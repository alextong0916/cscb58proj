==> flow/design.v <==
module blackjack(SW, KEY, CLOCK_50, LEDR, HEX0, HEX1, HEX2, HEX3, HEX4, HEX5, HEX6, HEX7);
    input [17:0] SW;
    input [3:0] KEY;
    input CLOCK_50;
    output [17:0] LEDR;
    output [6:0] HEX0, HEX1, HEX2, HEX3, HEX4, HEX5, HEX6, HEX7;
    wire resetn;
    wire draw;
    wire outcome;
    wire hold;
    wire hold_d;
    wire ld_card_dealer;
    wire ld_card_player;
    wire go;
    wire [3:0] state;
    wire [7:0] money;
    wire [3:0] card;
    wire [7:0] player_total;
    wire [7:0] dealer_total;
    assign resetn = SW[4];
    assign hold = SW[17];
    assign go = SW[5];
    assign LEDR[3:0] = state; 
    hex_display H0(
        .IN(SW[16:13]), 
        .OUT(HEX0)
        );
    hex_display H1(
        .IN(SW[3:0]), 
        .OUT(HEX1)
        );
    hex_display_card H32(
        .IN(money[4:0]), 
        .tens(HEX3),
	.ones(HEX2)
        );
    hex_display_card H45(
        .IN(dealer_total[4:0]), 
        .tens(HEX5),
	.ones(HEX4)
        );
    hex_display_card H67(
        .IN(player_total[4:0]), 
        .tens(HEX7),
	.ones(HEX6)
        );
	draw_card Draw_Card(.in(draw), .card(card), .clock(CLOCK_50));
    control C0(
	.clk(CLOCK_50),
	.resetn(SW[4]),
	.hold(SW[17]),
	.hold_d(hold_d),
	.go(go),
	.draw(draw),
	.state(state),
	.outcome(outcome), 
	.ld_card_dealer(ld_card_dealer),
	.ld_card_player(ld_card_player),
	.win(win),
	.lose(lose)
    );
    datapath D0(
	.clk(CLOCK_50),
	.resetn(SW[4]),
	.go(go),
	.card_in(card),
	.bet(SW[3:0]),
	.ld_card_dealer(ld_card_dealer),
	.ld_card_player(ld_card_player),
	.win(win),
	.lose(lose),
	.money_out(money),
	.outcome(outcome),
	.dealer_total(dealer_total),
	.player_total(player_total),
	.hold_d(hold_d)
    );
endmodule
module control(
    input clk,
    input resetn,
    input hold,
    input hold_d,
    input outcome,
    input go,
    output reg ld_card_dealer,ld_card_player,win,lose,draw,
    output reg [3:0] state
    );
    reg [3:0] current_state, next_state; 
    localparam  DEALER_DRAW_A   = 4'd0,
	   DEALER_TO_PLAYER = 4'd1,
		PLAYER_DRAW_A   = 4'd2,
		PLAYER_DRAW_B   = 4'd3,
		PLAYER_DECIDE = 4'd4,
		PLAYER_DECIDE_WAIT = 4'd5,
                PLAYER_HOLD    = 4'd6,
		DEALER_DRAW_B   = 4'd7,
		DEALER_DECIDE = 4'd8,
		DEALER_DECIDE_WAIT = 4'd9,
                DEALER_HOLD     =4'd10,
					 EVAL		=4'd11,
                WIN       = 4'd12,
                LOSE       = 4'd13,
					 END       = 4'd14,
					 END2      = 4'd15
					 ;
    initial
    begin
    current_state = DEALER_DRAW_A;
    end
    always@(*)
    begin: state_table 
            case (current_state)
               DEALER_DRAW_A: next_state = DEALER_TO_PLAYER;
					DEALER_TO_PLAYER:next_state = PLAYER_DRAW_A;
					PLAYER_DRAW_A: next_state = PLAYER_DRAW_B;
					PLAYER_DRAW_B: next_state = PLAYER_DECIDE;
               PLAYER_DECIDE: next_state = go ? PLAYER_DECIDE_WAIT : PLAYER_DECIDE;
					PLAYER_DECIDE_WAIT: next_state = go ? PLAYER_DECIDE_WAIT : PLAYER_HOLD;
					PLAYER_HOLD: next_state  = hold ? DEALER_DRAW_B: PLAYER_DRAW_B;
					DEALER_DRAW_B: next_state = DEALER_DECIDE;
					DEALER_DECIDE: next_state = go ? DEALER_DECIDE_WAIT : DEALER_DECIDE;
					DEALER_DECIDE_WAIT: next_state = go ? DEALER_DECIDE_WAIT : DEALER_HOLD;
               DEALER_HOLD: next_state =  hold_d ? EVAL : DEALER_DRAW_B;
					EVAL: next_state =  outcome ? WIN : LOSE;
               WIN: next_state = END;
               LOSE: next_state = END;
					END: next_state = END2;
					END2: next_state = DEALER_DRAW_A;
            default:     next_state = PLAYER_DECIDE;
        endcase
    end  
    always @(*)
    begin: enable_signals
        ld_card_player = 1'b0;
        ld_card_dealer = 1'b0;
	win = 1'b0;
	lose = 1'b0;
	draw = 1'b0;
        case (current_state)
            DEALER_DRAW_A: begin
                ld_card_dealer = 1'b1;
		draw = 1'b1;
                end
	    DEALER_DRAW_B: begin
                ld_card_dealer = 1'b1;
		draw = 1'b1;
                end
            PLAYER_DRAW_A: begin
                ld_card_player = 1'b1;
		draw = 1'b1;
                end
	    PLAYER_DRAW_B: begin
                ld_card_player = 1'b1;
		draw = 1'b1;
                end
            WIN: begin
                win = 1'b1;
                end
            LOSE: begin
                lose = 1'b1;
                end
        endcase
		  state <= current_state;
    end  
    always@(posedge clk)
    begin: state_FFs
        if(!resetn)
            current_state <= DEALER_DRAW_A;
        else
            current_state <= next_state;
    end  
endmodule
module datapath(
    input clk,
    input resetn,
    input go,
    input [3:0] card_in,
    input [3:0] bet,
    input ld_card_dealer,ld_card_player,win,lose,
    output reg [7:0] dealer_total,
    output reg [7:0] player_total,
    output reg hold_d,
    output reg [7:0]money_out,
    output reg outcome
    );
    reg [7:0]player_total_temp = 8'b0;
    reg [7:0]dealer_total_temp = 8'b0;
	 reg [7:0]money = 8'd5;
    always @(*)
    begin: Output_logic
	 if(!resetn) 
	 begin
		    outcome = 1'b0;
		    hold_d = 1'b0;
		end
		else
		begin
	    if(player_total > 8'd21)
		outcome = 1'b0;
	    else if(dealer_total_temp > 8'd21)
		outcome = 1'b1;
	    else if(player_total_temp > dealer_total_temp)
		outcome = 1'b1;
	    else
		outcome = 1'b0;
	   if(dealer_total_temp >= player_total_temp || player_total_temp > 8'd21)
		hold_d = 1'b1;
		else
		hold_d = 1'b0;
		if(win)
		begin
			outcome = 1'b0;
			hold_d = 1'b0;
			end
		if(lose)
		begin
			outcome = 1'b0;
			hold_d = 1'b0;
	   end
	    end
    end
    always @(posedge clk)
    begin : Operations
	 if(!resetn) 
	 begin
		    player_total_temp = 8'b0;
		    dealer_total_temp = 8'b0;
		end
	else
	begin
	    if(ld_card_player)
	    begin
		    if(card_in >= 8'd10)
			    player_total_temp = player_total_temp + 8'd10;
		    else
			    player_total_temp = player_total_temp + card_in;
	    end
	    else if(ld_card_dealer)
	    begin
		    if(card_in >= 8'd10)
			    dealer_total_temp = dealer_total_temp + 8'd10;
		    else 
			    dealer_total_temp = dealer_total_temp + card_in;
	    end
	    else if(win)
	   begin
			player_total_temp = 8'b0;
			dealer_total_temp = 8'b0;
			money = money + bet;
	   end
	    else if(lose)
		begin
			player_total_temp = 8'b0;
			dealer_total_temp = 8'b0;
			money = money - bet;
	   end 
	 end
	 player_total = player_total_temp;
	 dealer_total = dealer_total_temp;
	 money_out = money;
	 end
endmodule
module hex_display(IN, OUT);
    input [3:0] IN;
	 output reg [6:0] OUT;
	 always @(*)
	 begin
		case(IN[3:0])
			4'b0000: OUT = 7'b1000000;
			4'b0001: OUT = 7'b1111001;
			4'b0010: OUT = 7'b0100100;
			4'b0011: OUT = 7'b0110000;
			4'b0100: OUT = 7'b0011001;
			4'b0101: OUT = 7'b0010010;
			4'b0110: OUT = 7'b0000010;
			4'b0111: OUT = 7'b1111000;
			4'b1000: OUT = 7'b0000000;
			4'b1001: OUT = 7'b0011000;
			4'b1010: OUT = 7'b0001000;
			4'b1011: OUT = 7'b0000011;
			4'b1100: OUT = 7'b1000110;
			4'b1101: OUT = 7'b0100001;
			4'b1110: OUT = 7'b0000110;
			4'b1111: OUT = 7'b0001110;
			default: OUT = 7'b0111111;
		endcase
	end
endmodule
module hex_display_card(IN, tens, ones);
    input [5:0] IN;
	 output reg [6:0] tens, ones;
	 always @(*)
	 begin
		case(IN[5:0])
			6'b000000: begin
							tens = 7'b1000000;  
							ones = 7'b1000000;  
						end
			6'b000001: begin
							tens = 7'b1000000;  
							ones = 7'b1111001;  
						end
			6'b000010: begin
							tens = 7'b1000000;  
							ones = 7'b0100100;  
						end
			6'b000011: begin
							tens = 7'b1000000;  
							ones = 7'b0110000;  
						end
			6'b000100: begin
							tens = 7'b1000000;  
							ones = 7'b0011001;  
						end
			6'b000101: begin
							tens = 7'b1000000;  
							ones = 7'b0010010;  
						end
			6'b000110: begin
							tens = 7'b1000000;  
							ones = 7'b0000010;  
						end
			6'b000111: begin
							tens = 7'b1000000;  
							ones = 7'b1111000;  
						end
			6'b001000: begin
							tens = 7'b1000000;  
							ones = 7'b0000000;  
						end
			6'b001001: begin
							tens = 7'b1000000;  
							ones = 7'b0011000;  
						end
			6'b001010: begin
							tens = 7'b1111001;  
							ones = 7'b1000000;  
						end
			6'b001011: begin
							tens = 7'b1111001;  
							ones = 7'b1111001;  
						end
			6'b001100: begin
							tens = 7'b1111001;  
							ones = 7'b0100100;  
						end
			6'b001101: begin
							tens = 7'b1111001;  
							ones = 7'b0110000;  
						end
			6'b001110: begin
							tens = 7'b1111001;  
							ones = 7'b0011001;  
						end
			6'b001111: begin
							tens = 7'b1111001;  
							ones = 7'b0010010;  
						end
			6'b010000: begin
							tens = 7'b1111001;  
							ones = 7'b0000010;  
						end
			6'b010001: begin
							tens = 7'b1111001;  
							ones = 7'b1111000;  
						end
			6'b010010: begin
							tens = 7'b1111001;  
							ones = 7'b0000000;  
						end
			6'b010011: begin
							tens = 7'b1111001;  
							ones = 7'b0011000;  
						end
			6'b010100: begin
							tens = 7'b0100100;  
							ones = 7'b1000000;  
						end
			6'b010101: begin
							tens = 7'b0100100;  
							ones = 7'b1111001;  
						end
			6'b010110: begin
							tens = 7'b0100100;  
							ones = 7'b0100100;  
						end
			6'b010111: begin
							tens = 7'b0100100;  
							ones = 7'b0110000;  
						end
			6'b011000: begin
							tens = 7'b0100100;  
							ones = 7'b0011001;  
						end
			6'b011001: begin
							tens = 7'b0100100;  
							ones = 7'b0010010;  
						end
			6'b011010: begin
							tens = 7'b0100100;  
							ones = 7'b0000010;  
						end
			6'b011011: begin
							tens = 7'b0100100;  
							ones = 7'b1111000;  
						end
			6'b011100: begin
							tens = 7'b0100100;  
							ones = 7'b0000000;  
						end
			6'b011101: begin
							tens = 7'b0100100;  
							ones = 7'b0011000;  
						end
			6'b011110: begin
							tens = 7'b0110000;  
							ones = 7'b1000000;  
						end
			6'b011111: begin
							tens = 7'b0110000;  
							ones = 7'b1111001;  
						end
			6'b100000: begin
							tens = 7'b0110000;  
							ones = 7'b0100100;  
						end
			6'b100001: begin
							tens = 7'b0110000;  
							ones = 7'b0110000;  
						end
			6'b100010: begin
							tens = 7'b0110000;  
							ones = 7'b0011001;  
						end
			default: begin
							tens = 7'b0111111;  
							ones = 7'b0111111;  
						end
		endcase
	end
endmodule
module draw_card(in, card, clock);
	input in, clock;
	output reg [3:0] card;
	always @(posedge clock)
	begin
		if(in == 1'b1)
			card <= counterValue;
	end
	wire [3:0] counterValue;
	counterUp counter(.num(counterValue), .clock(clock), .pause(in));
endmodule	
module counterUp(num, clock, pause);
	input pause, clock;
	output reg [3:0] num;
	always @(posedge clock)
	begin
		if (num == 4'b1010)
			num <= 4'b0001;
		else if(pause == 1'b1)
			num <= num + 1'b0;
		else
			num <= num + 1'b1;
	end
endmodule
-- Step by step through the tools: blackjack
The steps from the RTL of blackjack to its reports follow in flow order.
Line numbers count from 1 in the design file above.
Operators carry their Yosys type and port widths (W data, S select, Z words).
Cell names lack the library's common part.
A cell with -- has no value.
- top: blackjack
- clock input: CLOCK_50
- standard-cell library: sky130hd
- corner: tt_025C_1v80

-- Word-level counts
Counts by Yosys on the flattened word-level netlist (proc, flatten, opt, wreduce; memories kept). Print and check cells are left out.
Yosys's memory passes give these memory sizes; they may raise the number of words (mostly to a power of two), join words into wider ones and drop unused or constant bits.
- flip-flop bits (word level): 44
- noted word width x clocked read ports: 42
- bits of input ports: 23
- word-level cells: 87
- noted memories kept: 5
- bits in read-only memories at 2912
- noted order comparisons: 6
- noted mux-type cells: 40
- add/subtract/negate cells at 7
- noted equal/unequal tests: 16
- noted reductions and logical operators: 6
- memory list (memory ; depth ; bits a word ; rd ports ; wr ports ; RTL line ; RTL):
    (name not given) ; 64 ; 14 ; 1 ; 0 ; 295 ; case(IN[5:0])
    (name not given) ; 64 ; 14 ; 1 ; 0 ; 295 ;
    (name not given) ; 64 ; 14 ; 1 ; 0 ; 295 ;
    (name not given) ; 16 ; 7 ; 1 ; 0 ; 269 ; case(IN[3:0])
    (name not given) ; 16 ; 7 ; 1 ; 0 ; 269 ;
- operators by type and width (kind ; count):
    $mux W8 ; 17
    $pmux W4 S15 ; 1
    $eq A4 B4 Y1 const B ; 9
    $add A8 B4 Y8 ; 3
    $gt A8 B5 Y1 const B ; 3
    $mux W1 ; 18
    $eq A4 B3 Y1 const B ; 4
    $add A8 B4 Y8 const B ; 2
    $eq A4 B2 Y1 const B ; 2
    $sub A8 B4 Y8 ; 1
    $ge A8 B8 Y1 ; 1
    $gt A8 B8 Y1 ; 1
    $reduce_or A2 Y1 ; 3
    $add A4 B1 Y4 const B ; 1
    $eq A4 B1 Y1 const B ; 1
    $ge A4 B4 Y1 const B ; 1
    $logic_not A4 Y1 ; 1
    $reduce_or A4 Y1 ; 1
    $mux W4 ; 1
    $mux W2 ; 2
    $mux W3 ; 1
    $logic_or A1 B1 Y1 ; 1

-- Depth
Depth = most cells in a row (Yosys ltp): at word level without a register or memory, in the mapped netlist without a sequential cell, where the memories' decode and read muxes count.
- depth in word-level cells at 9
- noted ABC_AREA: 0
- gate-level depth with buffers at 13
- gate-level depth less buffers: 12

-- Synthesis result
Yosys stat after the flow's synthesis: flattened, memories mapped to cells. It holds for the ABC_AREA given above (unset counts as 0); a run with the other value may have another netlist.
- noted sequential part of the area: 1561.5 um^2
- noted mapped cells: 640
- buffers: 45
- mapped flip-flops: 76
- noted chip area (Yosys): 5365.1 um^2
- cell types (type ; count ; area in all (um^2)):
    dfxtp_1 ; 72 ; 1.44E+03
    ha_1 ; 56 ; 700.672
    nor2_1 ; 65 ; 243.984
    a21oi_1 ; 37 ; 185.178
    o21ai_0 ; 37 ; 185.178
    nand2_1 ; 49 ; 183.926
    inv_1 ; 48 ; 180.173
    buf_4 ; 22 ; 165.158
    mux2i_1 ; 16 ; 160.154
    mux2_2 ; 11 ; 123.869
    edfxtp_1 ; 4 ; 120.115
    nand3_1 ; 21 ; 105.101
    a211oi_1 ; 11 ; 82.579
    fa_1 ; 4 ; 80.077
    a21o_1 ; 10 ; 75.072
    o31ai_1 ; 10 ; 75.072
    o21a_1 ; 7 ; 52.55
    xnor2_1 ; 6 ; 52.55
Other cell types: 58; their cells: 154.
By module: a second synthesis without flattening, with its own total; a netlist apart from the flattened one above.
- cell total of the unflattened synthesis: 718
- noted area (unflattened synthesis): 5835.6 um^2
Each row is one instance without its submodules.
- modules (module ; seq. area (um^2) ; instances ; area (um^2) ; cells):
    datapath ; 960.9 ; 1 ; 2626.3 ; 286
    hex_display_card ; 0.0 ; 3 ; 660.6 ; 95
    hex_display ; 0.0 ; 2 ; 259.0 ; 35
    control ; 80.1 ; 1 ; 291.5 ; 37
    counterUp ; 80.1 ; 1 ; 188.9 ; 21
    draw_card ; 120.1 ; 1 ; 120.1 ; 4
    blackjack ; 0.0 ; 1 ; 108.9 ; 15

-- Path before layout
Source: OpenSTA report_checks on the synthesized netlist (no wires, ideal clock, input and output delay 20% of the period each), path of least setup slack; recovery checks are left aside. Register names are those of the netlist, which keeps one name where synthesis merged equal registers.
- kind: input to register
- from: in SW[0]
- to: reg (name not given)
- noted buffers on the path: 0
- noted setup slack: 400 ps
- setup time: 126 ps
- delay of the path: 2256 ps
- noted period: 3320 ps
- arrival time at 2794 ps
- stages: 9
- external input delay at 664 ps
- noted period reached after synthesis: 2920 ps
"delay of the path" is the arrival time less input delay plus setup time.
"stages" counts driving pins, that of a launching flip-flop among them; a cell with two outputs on the path counts twice.
"period reached after synthesis" is the clock period less the worst setup slack; recovery checks do not enter. This is arithmetic on one report: input and output delays are still those of the set period (20% each).
The rows between start and end are the longest chain of elaborated cells between them; the timing report does not say that the signal goes this way. Where chains are equally long, one stands for them.
A line is the first line of the expression or statement that the cell stems from. Yosys adds cells for indexed reads and writes and turns some case tables into memories.
- cell sequence: ha_1 -> fa_1 -> mux2i_1 -> o21ai_0 -> inv_1 -> ha_1 -> mux2_2 -> a32oi_1 -> o21ai_0
- length of the longest elaborated chain at 6
- elaborated cells on any way between the ends at 7
- classes of those cells: add/sub (2); mux (5)
- ends and longest elaborated chain, after synthesis (item ; RTL line ; RTL):
    start: declaration ; 2 ; input [17:0] SW;
    $sub A8 B4 Y8 ; 256 ; money = money - bet;
    $mux W8 ; 252 ; else if(lose)
    $mux W8 ; 246 ; else if(win)
    $mux W8 ; 239 ; else if(ld_card_dealer)
    $mux W8 ; 232 ; if(ld_card_player)
    $mux W8 ; 225 ; if(!resetn)

-- Path in the finished layout
From the final timing report of stored run 2: the path of least setup slack in the routed layout; clock arrival at registers is part of the times.
The report prints the path's times to 10 ps; the period is as set.
- kind: input to output
- from: in SW[0]
- to: out HEX1[3]
- noted period: 4010 ps
- arrival time at 2860 ps
- external input delay at 800 ps
- noted buffers on the path: 3
- noted setup slack: 350 ps
- stages: 8
The rows between start and end are the longest chain of elaborated cells between them; the timing report does not say that the signal goes this way. Where chains are equally long, one stands for them.
The chain passes a memory read, where the word-level depth is cut; so it can be longer than that depth.
- cell sequence: clkdlybuf4s50_1 -> buf_4 -> inv_1 -> ha_1 -> a21oi_1 -> nor2_1 -> a31oi_1 -> clkdlybuf4s50_1
- length of the longest elaborated chain at 1
- elaborated cells on any way between the ends at 1
- classes of those cells: memory (1)
- ends and longest elaborated chain, post-layout (item ; RTL line ; RTL):
    start: declaration ; 2 ; input [17:0] SW;
    $mem_v2 Z16 W7 ; 269 ; case(IN[3:0])
    end: declaration ; 6 ; output [6:0] HEX0, HEX1, HEX2, HEX3, HEX4, HEX5, HEX6, HEX7;

Data sheet: physical implementation of blackjack

Settings and measured results of 2 stored flow runs for module blackjack (sky130hd), not sorted in any way. The constraints put input and output delay at 20% of the set period each and load the outputs with 0.01 pF.
By "clock period achieved" is meant the clock period of the run minus its worst setup slack. This is arithmetic on one report: input and output delays are still those of the set period (20% each).
"critical setup path time" is the time allowed to the run's worst setup path (the clock period less input and output delay, where it has them) less its slack. Clock arrival times count: a late capture clock shortens it, a late launch clock lengthens it.
By "power consumption" is meant OpenSTA's value without simulated activity: inputs other than the clock are taken to toggle once in ten clock periods, and the tool carries that through the logic.
"critical setup path time" is given in steps of 10 ps.

Stored run 1
Settings were period_ns = 1.75; CORE_UTILIZATION = 38; SETUP_SLACK_MARGIN = 0.27; PLACE_DENSITY_LB_ADDON = 0.23; HOLD_SLACK_MARGIN = 0.18; CORE_MARGIN = 6; CELL_PAD_IN_SITES_DETAIL_PLACEMENT = 2; TNS_END_PERCENT = 95; GPL_TIMING_DRIVEN = 1; GPL_ROUTABILITY_DRIVEN = 0; CAP_MARGIN = 30; SLEW_MARGIN = 20
- no final report: placement broke off with DPL-0033

Stored run 2
Settings were period_ns = 4.01; CAP_MARGIN = 20; CORE_MARGIN = 2; CORE_UTILIZATION = 40; SLEW_MARGIN = 20
- noted the critical setup path time: 2060 ps
- worst path kind: input to output
- noted the area of the die: 14355.6 um^2
- mapped cell area after synthesis at 5365.1 um^2
- noted the worst setup slack after layout: 348 ps
- standard-cell area after routing at 6476.2 um^2
- setup TNS at 0 ps
- worst hold slack in the final report at 517 ps
- power consumption: 3.802 mW
- final utilization at 49.1%
- noted the clock period achieved: 3662 ps
